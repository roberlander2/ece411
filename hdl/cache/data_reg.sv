==> flow/design.v <==
package div_types;
    parameter int div_width_p = 32;
    typedef bit [div_width_p-1:0] dividend_t;
    typedef bit [div_width_p-1:0] divisor_t;
    typedef bit [div_width_p-1:0] quotient_t;
	 typedef bit [div_width_p*2-1:0] remainder_t;
endpackage : div_types
package bus_adapter_mux;
typedef enum bit{
    data = 1'b1,
    pmem_rdata256 = 1'b0
} memrdata256_sel_t;
typedef enum bit{
    mem_rdata256 = 1'b0,
	 mem_wdata256 = 1'b1
} memwdata256_sel_t;
endpackage
package write_en_mux;
	typedef enum logic [1:0] {
		load_no_read = 2'b10,
		load_and_read  = 2'b11
	} write_en_sel_t;
endpackage
package dirty_mux;
	typedef enum bit {
		dirty0 = 1'b0,
		dirty1 = 1'b1
	} dirtymux_sel_t;
endpackage
package mem_wdata256mux;
	typedef enum bit {
		data0 = 1'b0,
		data1 = 1'b1
	} mem_wdata256_sel_t;
endpackage
package pmem_addr_mux;
	typedef enum logic [1:0] {
		mem_addr = 2'b00,
		way0 = 2'b01,
		way1 = 2'b10
	}pmem_addr_mux_sel_t;
endpackage
package mult_types;
    typedef struct packed {
        logic reset_n;
        logic start;
        logic [31:0] multiplicand;
		  logic [31:0] multiplier;
    } multi_inputs_t;
    typedef enum bit[1:0] {
        NONE=2'b0,
		  ADD_SHIFT=2'b01,
		  DONE=2'b10
    } op_e;
    typedef struct packed {
        logic ready;
        logic done;
        int iteration;
        op_e op;
        logic[31:0] M;
        logic C;
        logic[31:0] A;
        logic[31:0] Q;
    } mstate_s;
endpackage : mult_types
package pcmux;
typedef enum bit [1:0] {
    pc_plus4  = 2'b00
    ,alu_out  = 2'b01
    ,alu_mod2 = 2'b10
} pcmux_sel_t;
endpackage
package marmux;
typedef enum bit {
    pc_out = 1'b0
    ,alu_out = 1'b1
} marmux_sel_t;
endpackage
package cmpmux;
typedef enum bit {
    rs2_out = 1'b0
    ,i_imm = 1'b1
} cmpmux_sel_t;
endpackage
package alumux;
typedef enum bit {
    rs1_out = 1'b0
    ,pc_out = 1'b1
} alumux1_sel_t;
typedef enum bit [2:0] {
    i_imm    = 3'b000
    ,u_imm   = 3'b001
    ,b_imm   = 3'b010
    ,s_imm   = 3'b011
    ,j_imm   = 3'b100
    ,rs2_out = 3'b101
} alumux2_sel_t;
endpackage
package regfilemux;
typedef enum bit [3:0] {
    alu_out   = 4'b0000
    ,br_en    = 4'b0001
    ,u_imm    = 4'b0010
    ,lw       = 4'b0011
    ,pc_plus4 = 4'b0100
    ,lb        = 4'b0101
    ,lbu       = 4'b0110   
    ,lh        = 4'b0111
    ,lhu       = 4'b1000   
} regfilemux_sel_t;
endpackage
package bpredmux;
typedef enum bit [1:0] {
	not_taken_correct = 2'b00,
	taken_correct = 2'b01,
	alu_out = 2'b10,
	taken_incorrect = 2'b11
} bpredmux1_sel_t;
typedef enum bit [1:0] {
	bpmux1 = 2'b00,
	jal = 2'b01,
	jalr = 2'b10
} bpredmux2_sel_t;
endpackage
module data_reg #(
    parameter s_index = 3,
    parameter s_offset = 5
)
(
    clk,
    read,
    write_en,
    rindex,
    windex,
    datain,
    dataout
);
localparam s_mask   = 2**s_offset;
localparam s_line   = 8*s_mask;
localparam num_sets = 2**s_index;
input clk;
input read;
input [s_mask-1:0] write_en;
input [s_index-1:0] rindex;
input [s_index-1:0] windex;
input [s_line-1:0] datain;
output logic [s_line-1:0] dataout;
logic [s_line-1:0] data  ;
logic [s_line-1:0] _dataout;
assign dataout = _dataout;
always_ff @(posedge clk)
begin
    if (read)
        for (int i = 0; i < s_mask; i++)
            _dataout[8*i +: 8] <= (write_en[i]) ? datain[8*i +: 8] : data[8*i +: 8];
    for (int i = 0; i < s_mask; i++)
    begin
		data[8*i +: 8] <= write_en[i] ? datain[8*i +: 8] : data[8*i +: 8];
    end
end
endmodule : data_reg
* Reports on data_reg
Tool output for the design above, in the order of the flow.
Line numbers count from 1 in the design file above.
The mark n/a stands for no value.
- Design top :: data_reg
- Clock port :: clk
- Cell library :: sky130hd
- Timing corner :: tt_025C_1v80

* Elaborated design
Yosys after proc, flatten, opt, wreduce and memory -nomap, before mapping. Enables and synchronous resets that opt folds into registers are not counted as muxes. Memory bits, and registers merged into a memory's read port (data or address), are not among the register bits. Print and check cells are not counted. Equal cells are merged and count once.
- Bits in registers :: 512
- Input port bits :: 296
- Output and inout bits :: 256
- Cells after elaboration :: 65
- Mux-type cells :: 32
** Operators by type and width (number)
- 8-bit 2-to-1 mux :: 32

* Longest topological paths
Yosys ltp: most cells in a row. Word level: on the elaborated netlist, between registers, memories and ports. Mapped: between sequential cells and ports; inverters and the memories' decode and read muxes count.
- Depth after elaboration :: 1
- ABC_AREA :: 0
- Depth in mapped cells :: 2

* Netlist
Source: synth_stat.txt of the flow (Yosys; design flattened, memories mapped). It holds for the ABC_AREA given above (unset counts as 0); a run with the other value may have another netlist.
Totals and module areas in this step are rounded.
** Cells by type
- sky130_fd_sc_hd__edfxtp_1 :: number 256, area in all 7.69E+03 um^2
- sky130_fd_sc_hd__dfxtp_1 :: number 256, area in all 5.12E+03 um^2
- sky130_fd_sc_hd__mux2_2 :: number 256, area in all 2.88E+03 um^2
- sky130_fd_sc_hd__buf_6 :: number 32, area in all 360.346 um^2
- Cell count :: 800
- Chip area (Yosys) :: 16060 um^2
- Sequential part of the area :: 12810 um^2
- Flip-flop cells :: 512
- Buffers :: 32

* Path before layout
OpenSTA on the mapped netlist: ideal clock, no wires. The path of least setup slack (recovery checks aside). Input and output delay are each 20% of the period. Register names are those of the netlist, which keeps one name where synthesis merged equal registers.
- Kind :: input to register
- Start :: in write_en[0]
- End :: reg _dataout[0]
- Clock period :: 0.85 ns
- Time at the first pin :: 0.170 ns
- Arrival :: 0.598 ns
- Path slack :: -0.011 ns
- Delay of the path :: 0.690 ns
- Stages :: 2
- Path buffers :: 1
- Period reached after synthesis :: 0.861 ns
"delay of the path" = arrival - input delay + setup time.
"stages": output pins that drive a net of the path, with the launching flip-flop's if there is one; two outputs of one cell count as two.
"period reached after synthesis" is the clock period less the worst setup slack; recovery checks do not enter. This is arithmetic on one report: input and output delays are still those of the set period (20% each).
Between the ends stands the longest chain of elaborated cells between them, by number of cells; it is not shown to be the way that was timed. Of several equally long chains one is given.
Each line given opens the expression or statement behind the cell; cells for indexed reads and writes are added by Yosys, which also makes memories of some case tables.
- Path through :: sky130_fd_sc_hd__buf_6 sky130_fd_sc_hd__mux2_2
- Length of the longest elaborated chain :: 1
- Elaborated cells between the ends (all ways) :: 1
** RTL lines, path post-synthesis
- start: declaration :: RTL line 143 : input [s_mask-1:0] write_en;
- 8-bit 2-to-1 mux :: RTL line 155 : _dataout[8*i +: 8] <= (write_en[i]) ? datain[8*i +: 8] : data[8*i +: 8];
- end: assignment :: RTL line 155
- end: declaration :: RTL line 149 : logic [s_line-1:0] _dataout;

* Path in the finished layout
From the final timing report of run 1: the path of least setup slack in the routed layout; clock arrival at registers is part of the times.
- Kind :: register to output
- Start :: reg _dataout[26]
- End :: out dataout[26]
- Clock period :: 0.999 ns
- Output delay :: 0.20 ns
- Time at the first pin :: 0.57 ns
- Arrival :: 1.13 ns
- Path slack :: -0.33 ns
- Stages :: 2
- Path buffers :: 1
- Path through :: sky130_fd_sc_hd__edfxtp_1 sky130_fd_sc_hd__buf_6
- Length of the longest elaborated chain :: 0
- Elaborated cells between the ends (all ways) :: 0
- Source lines of those cells :: 0
** RTL lines, path after layout
- start: declaration :: RTL line 149 : logic [s_line-1:0] _dataout;
- start: assignment :: RTL line 155 : _dataout[8*i +: 8] <= (write_en[i]) ? datain[8*i +: 8] : data[8*i +: 8];
- end: declaration :: RTL line 147 : output logic [s_line-1:0] dataout;

# Flow runs of data_reg

Design data_reg on sky130hd. What follows are 2 stored runs of the flow, each under its own settings; their order means nothing. The constraints put input and output delay at 20% of the set period each and load the outputs with 0.01 pF.
"period achieved" = clock period - worst setup slack. The figure is calculated, with input and output delays left at 20% of the set period.
"time used up by the worst setup path" = time allowed to the worst setup path (clock period - input delay - output delay, where it has them) - its slack; a late launch clock adds to it, a late capture clock takes from it.
By "total power of the final layout" is meant OpenSTA's value without simulated activity: inputs other than the clock are taken to toggle once in ten clock periods, and the tool carries that through the logic.
Measured values are rounded.

** Run 1
- Settings :: period_ns=0.999; SETUP_SLACK_MARGIN=-0.06; CAP_MARGIN=20; CORE_MARGIN=2; CORE_UTILIZATION=40; SLEW_MARGIN=20
- Mapped cell area after synthesis :: 16060 um^2
- Worst-case hold slack :: 0.242 ns
- Total power of the final layout :: 48220 uW
- Utilization in the final report :: 58.3%
- Die footprint :: 41760 um^2
- Setup TNS :: -74.59 ns
- Period achieved :: 1.331 ns
- Setup slack of the worst path :: -0.332 ns
- Time used up by the worst setup path :: 1.13 ns
- Critical path kind :: register to output

** Run 2
- Settings :: period_ns=0.676; CORE_UTILIZATION=20; SETUP_SLACK_MARGIN=0.19; PLACE_DENSITY_LB_ADDON=0.07; CORE_ASPECT_RATIO=1.93; CORE_MARGIN=6; CELL_PAD_IN_SITES_DETAIL_PLACEMENT=2; CTS_CLUSTER_SIZE=81; MIN_ROUTING_LAYER=met2; MAX_ROUTING_LAYER=met4; CAP_MARGIN=20; SLEW_MARGIN=20
- Setup TNS :: -183.2 ns
- Die footprint :: 87590 um^2
- Utilization in the final report :: 32.0%
- Mapped cell area after synthesis :: 16060 um^2
- Worst-case hold slack :: -0.055 ns
- Total power of the final layout :: 75120 uW
- Time used up by the worst setup path :: 1.17 ns
- Critical path kind :: register to output
- Setup slack of the worst path :: -0.625 ns
- Period achieved :: 1.301 ns
