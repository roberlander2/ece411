==> flow/design.v <==
package div_types;
    parameter int div_width_p = 32;
    typedef bit [div_width_p-1:0] dividend_t;
    typedef bit [div_width_p-1:0] divisor_t;
    typedef bit [div_width_p-1:0] quotient_t;
	 typedef bit [div_width_p*2-1:0] remainder_t;
endpackage : div_types
package bus_adapter_mux;
typedef enum bit{
    data = 1'b1,
    pmem_rdata256 = 1'b0
} memrdata256_sel_t;
typedef enum bit{
    mem_rdata256 = 1'b0,
	 mem_wdata256 = 1'b1
} memwdata256_sel_t;
endpackage
package write_en_mux;
	typedef enum logic [1:0] {
		load_no_read = 2'b10,
		load_and_read  = 2'b11
	} write_en_sel_t;
endpackage
package dirty_mux;
	typedef enum bit {
		dirty0 = 1'b0,
		dirty1 = 1'b1
	} dirtymux_sel_t;
endpackage
package mem_wdata256mux;
	typedef enum bit {
		data0 = 1'b0,
		data1 = 1'b1
	} mem_wdata256_sel_t;
endpackage
package pmem_addr_mux;
	typedef enum logic [1:0] {
		mem_addr = 2'b00,
		way0 = 2'b01,
		way1 = 2'b10
	}pmem_addr_mux_sel_t;
endpackage
package mult_types;
    typedef struct packed {
        logic reset_n;
        logic start;
        logic [31:0] multiplicand;
		  logic [31:0] multiplier;
    } multi_inputs_t;
    typedef enum bit[1:0] {
        NONE=2'b0,
		  ADD_SHIFT=2'b01,
		  DONE=2'b10
    } op_e;
    typedef struct packed {
        logic ready;
        logic done;
        int iteration;
        op_e op;
        logic[31:0] M;
        logic C;
        logic[31:0] A;
        logic[31:0] Q;
    } mstate_s;
endpackage : mult_types
package pcmux;
typedef enum bit [1:0] {
    pc_plus4  = 2'b00
    ,alu_out  = 2'b01
    ,alu_mod2 = 2'b10
} pcmux_sel_t;
endpackage
package marmux;
typedef enum bit {
    pc_out = 1'b0
    ,alu_out = 1'b1
} marmux_sel_t;
endpackage
package cmpmux;
typedef enum bit {
    rs2_out = 1'b0
    ,i_imm = 1'b1
} cmpmux_sel_t;
endpackage
package alumux;
typedef enum bit {
    rs1_out = 1'b0
    ,pc_out = 1'b1
} alumux1_sel_t;
typedef enum bit [2:0] {
    i_imm    = 3'b000
    ,u_imm   = 3'b001
    ,b_imm   = 3'b010
    ,s_imm   = 3'b011
    ,j_imm   = 3'b100
    ,rs2_out = 3'b101
} alumux2_sel_t;
endpackage
package regfilemux;
typedef enum bit [3:0] {
    alu_out   = 4'b0000
    ,br_en    = 4'b0001
    ,u_imm    = 4'b0010
    ,lw       = 4'b0011
    ,pc_plus4 = 4'b0100
    ,lb        = 4'b0101
    ,lbu       = 4'b0110   
    ,lh        = 4'b0111
    ,lhu       = 4'b1000   
} regfilemux_sel_t;
endpackage
package bpredmux;
typedef enum bit [1:0] {
	not_taken_correct = 2'b00,
	taken_correct = 2'b01,
	alu_out = 2'b10,
	taken_incorrect = 2'b11
} bpredmux1_sel_t;
typedef enum bit [1:0] {
	bpmux1 = 2'b00,
	jal = 2'b01,
	jalr = 2'b10
} bpredmux2_sel_t;
endpackage
module dcache_control(
	input clk,
	input mem_write,
	input mem_read,
	input pmem_resp,
	input hit,
	input dirty_ctrl,
	input lru_out,
	input pipe_lru_out,
	input tag1_hit,
	input tag0_hit,
	input pipe_cache_cw_write,
	input cache_cw_read,
	input cache_cw_write,
	input load_ipipeline,
	output logic pmem_read,
	output logic pmem_write,
	output logic mem_resp,
	output logic set_dirty1,
	output logic set_dirty0,
	output logic clear_dirty1,
	output logic clear_dirty0,
	output logic [1:0] load_data,
	output logic [1:0] load_tag,
	output logic set_valid1,
	output logic set_valid0,
	output logic load_lru,
	output logic load_pipe_lru,
	output logic read_data,
	output logic load_pipeline,
	output logic set_rdata,
	output logic read_rdata
);
function void set_defaults();
	load_lru = 1'b0;
	load_pipe_lru = 1'b0;
	read_data = 1'b0;
	load_data = 2'b0;
	load_tag = 2'b0;
	set_valid1 = 1'b0;
	set_valid0 = 1'b0;
	set_dirty0 = 1'b0;
	set_dirty1 = 1'b0;
	clear_dirty1 = 1'b0;
	clear_dirty0 = 1'b0;
	mem_resp = 1'b0;
	pmem_read = 1'b0;
	pmem_write = 1'b0;
	load_pipeline = 1'b1;
	set_rdata = 1'b0;
	read_rdata = 1'b0;
endfunction
enum int unsigned {
	idle,
	hit_detection,
	load,
	store,
	write_data,
	hold
} state, next_state;
always_ff @(posedge clk) begin
	state <= next_state;
end
always_comb begin
	unique case(state)
		idle: if(cache_cw_read || cache_cw_write)
					next_state = hit_detection;
				else
					next_state = idle;
		hit_detection: if (~load_ipipeline && mem_resp)
								next_state = hit_detection;
							else
								next_state = hit ? ((cache_cw_read || cache_cw_write) ? hit_detection : idle) : (dirty_ctrl ? store : load);
		load: if(~pmem_resp)
					next_state = load;
				else begin
					if (pipe_cache_cw_write)
						next_state = write_data;
					else
						next_state = load_ipipeline ? ((cache_cw_read || cache_cw_write)? hit_detection : idle) : hold;
				end
		store: 	if(~pmem_resp)
						next_state = store;
					else
						next_state = load;
		write_data: next_state = load_ipipeline ? ((cache_cw_read || cache_cw_write)? hit_detection : idle) : hold;
		hold: next_state = load_ipipeline ? ((cache_cw_read || cache_cw_write) ? hit_detection : idle) : hold;
		default: next_state = idle;
	endcase
end
always_comb begin
	set_defaults();
	unique case(state)
		idle:	read_data = cache_cw_read | cache_cw_write;
		hit_detection: if(hit) begin   
								load_lru = 1'b1;
								mem_resp = 1'b1;
								read_data = (cache_cw_read | cache_cw_write) && load_ipipeline;
								if(pipe_cache_cw_write) begin
									load_data[0] = tag0_hit;
									load_data[1] = tag1_hit;
									set_dirty0 = tag0_hit;
									set_dirty1 = tag1_hit;
								end
							end
							else begin
								load_pipeline = 1'b0;
								load_pipe_lru = 1'b1;
								if(~dirty_ctrl) begin
									pmem_read = 1'b1;
								end
							end
		load: begin
					load_pipeline = 1'b0;
					if(pmem_resp) begin
						load_data[0] = ~pipe_lru_out;
						load_data[1] = pipe_lru_out;
						load_tag[0] = ~pipe_lru_out;
						load_tag[1] = pipe_lru_out;
						set_valid0 = ~pipe_lru_out;
						set_valid1 = pipe_lru_out;
						if (~pipe_cache_cw_write) begin
							mem_resp = 1'b1;
							load_lru = 1'b1;
							read_data = (cache_cw_read | cache_cw_write) && load_ipipeline;
							set_rdata = 1'b1;
							load_pipeline = 1'b1;
						end
					end
					else begin
						pmem_read = 1'b1;
					end
				end
		store:	begin
						load_pipeline  = 1'b0;
						if(pmem_resp) begin
							pmem_read = 1'b1;
						end
						else begin
							pmem_write = 1'b1;
							clear_dirty0 = ~pipe_lru_out;
							clear_dirty1 = pipe_lru_out;
						end
					end
		write_data: begin
							mem_resp = 1'b1;
							load_data[0] = ~pipe_lru_out;
							load_data[1] = pipe_lru_out;
							set_dirty0 = ~pipe_lru_out;
							set_dirty1 = pipe_lru_out;
							load_lru = 1'b1;
							read_data = (cache_cw_read | cache_cw_write) && load_ipipeline;
						end
		hold:	begin
					mem_resp = 1'b1;
					read_rdata = 1'b1;
					read_data = (cache_cw_read | cache_cw_write) && load_ipipeline;
				end
	endcase
end
endmodule: dcache_control
* Step by step through the tools: dcache_control *
What the tools print for dcache_control, step after step.
Line numbers count from 1 in the design file above.
Operators carry their Yosys type and port widths (W data, S select, Z words).
Cell names lack the library's common part.
A cell with -- has no value.

design
  design top = dcache_control
  clock port = clk
  standard-cell library = sky130hd
  corner = tt_025C_1v80

* Word level *
Yosys after proc, flatten, opt, wreduce and memory -nomap, before mapping. Enables and synchronous resets that opt folds into registers are not counted as muxes. Memory bits, and registers merged into a memory's read port (data or address), are not among the register bits. Print and check cells are not counted.

storage and ports
  output and inout port bits = 19
  cells after elaboration = 69
  flip-flop bits (word level) = 32
  input port bits = 14

cells by class
  equal/unequal tests = 5
  mux-type cells = 47
  reduce/logical cells = 13
  bitwise logic cells = 3

operators by type and width
  kind                   count
  $pmux W32 S5           1
  $mux W32               5
  $eq A32 B2 Y1 const B  2
  $eq A32 B3 Y1 const B  2
  $eq A32 B1 Y1 const B  1
  $logic_not A32 Y1      1
  $pmux W1 S4            6
  $mux W1                22
  $reduce_or A5 Y1       4
  $pmux W1 S2            8
  $reduce_or A3 Y1       2
  $pmux W1 S3            2
  $pmux W1 S5            1
  $reduce_or A2 Y1       2
  $reduce_or A4 Y1       1
  $pmux W2 S2            1
  $logic_and A1 B1 Y1    2
  $not A1 Y1             2
  $mux W2                1
  $or A1 B1 Y1           1
  $logic_or A1 B1 Y1     1

* Longest topological paths *
Longest topological path by Yosys (ltp), each cell counted once; first at word level (registers and memories cut), then after technology mapping (sequential cells cut; the memories' decode and read muxes count).

depth
  depth in word-level cells = 6
  ABC_AREA = 0
  mapped depth = 5
  depth with buffers taken out = 3

* After synthesis *
Yosys stat after the flow's synthesis: flattened, memories mapped to cells. It holds for the ABC_AREA given above (unset counts as 0); a run with the other value may have another netlist.

cells by type
  cell type  count  total area (sq um)
  dfxtp_1    3      60.058
  buf_4      4      30.029
  nor2_1     8      30.029
  nand2b_4   2      27.526
  nand2_1    7      26.275
  buf_6      2      22.522
  a21oi_1    4      20.019
  inv_1      5      18.768
  a22o_1     2      17.517
  o31a_1     2      17.517
  o32ai_2    1      16.266
  a221oi_2   1      15.014
  mux2_4     1      15.014
  nor3_1     3      15.014
  o21a_1     2      15.014
  o21ai_1    3      15.014
  nand2b_1   2      12.512
  nor3b_2    1      12.512

Not listed: further types 17, cells in them 18.

mapped netlist
  sequential part of the area = 60.1 sq um
  mapped cells = 71
  buffer cells = 7
  mapped flip-flops = 3
  cell area after synthesis = 530.5 sq um

* Timing after synthesis *
OpenSTA on the mapped netlist: ideal clock, no wires. The path of least setup slack (recovery checks aside). Input and output delay are each 20% of the period. Register names are those of the netlist, which keeps one name where synthesis merged equal registers.

timing after synthesis
  kind = input to output
  start = input port pmem_resp
  end = output port load_tag[0]
  path buffers = 1
  external output delay = 0.442 ns
  slack = 0.676 ns
  data arrival time = 1.092 ns
  launch time at the first pin = 0.442 ns
  driving pins on the path = 4
  clock period = 2.21 ns
  required time = 1.768 ns
  external input delay = 0.442 ns
  path delay = 0.650 ns
  synthesis period reached = 1.534 ns

"path delay" = arrival - input delay + setup time.
At an output port there is no setup time.
"driving pins on the path" counts driving pins, that of a launching flip-flop among them; a cell with two outputs on the path counts twice.
"synthesis period reached" = period - worst setup slack (recovery checks aside). The figure is calculated, with input and output delays left at 20% of the set period.
Between the ends stands the longest chain of elaborated cells between them, by number of cells; it is not shown to be the way that was timed. Of several equally long chains one is given.
A line is the first line of the expression or statement that the cell stems from. Yosys adds cells for indexed reads and writes and turns some case tables into memories.

between the ends, after synthesis
  cells stage by stage = nand2_1 -> a21o_1 -> nor2_1 -> buf_4
  length of the longest elaborated chain = 2
  elaborated cells on any way between the ends = 2
  source lines of those cells = 2
  those cells by class = 2 x mux

ends and longest elaborated chain, after synthesis
  element          line  source
  start, declared  129   input pmem_resp,
  $mux W1          239   if(pmem_resp) begin
  $pmux W2 S2      217   unique case(state)
  end, declared    148   output logic [1:0] load_tag,

Nets of the timed path that keep an RTL name, with a line that drives or declares them; the list need not be complete.

named nets, after synthesis
  signal      line
  set_valid0  217

dcache_control: 2 stored runs of the Yosys and OpenROAD flow on sky130hd. The settings differ; the order carries no meaning. The constraints put input and output delay at 20% of the set period each and load the outputs with 0.01 pF.
Among the settings, . means not set for that run.

item                                run 1  run 2
period_ns                           1.24   1.44
CORE_UTILIZATION                    49     37
SETUP_SLACK_MARGIN                  0.2    0.32
PLACE_DENSITY_LB_ADDON              0.0    0.05
CORE_MARGIN                         5      2
GPL_ROUTABILITY_DRIVEN              0      .
SLEW_MARGIN                         40     20
MIN_ROUTING_LAYER                   met2   met1
MAX_ROUTING_LAYER                   met4   met5
CAP_MARGIN                          20     25
CELL_PAD_IN_SITES_GLOBAL_PLACEMENT  .      2
CELL_PAD_IN_SITES_DETAIL_PLACEMENT  .      0
TNS_END_PERCENT                     .      95
GPL_TIMING_DRIVEN                   .      1

Run 1: no results, placement failed with DPL-0038
Run 2: no results, placement failed with FLW-0024
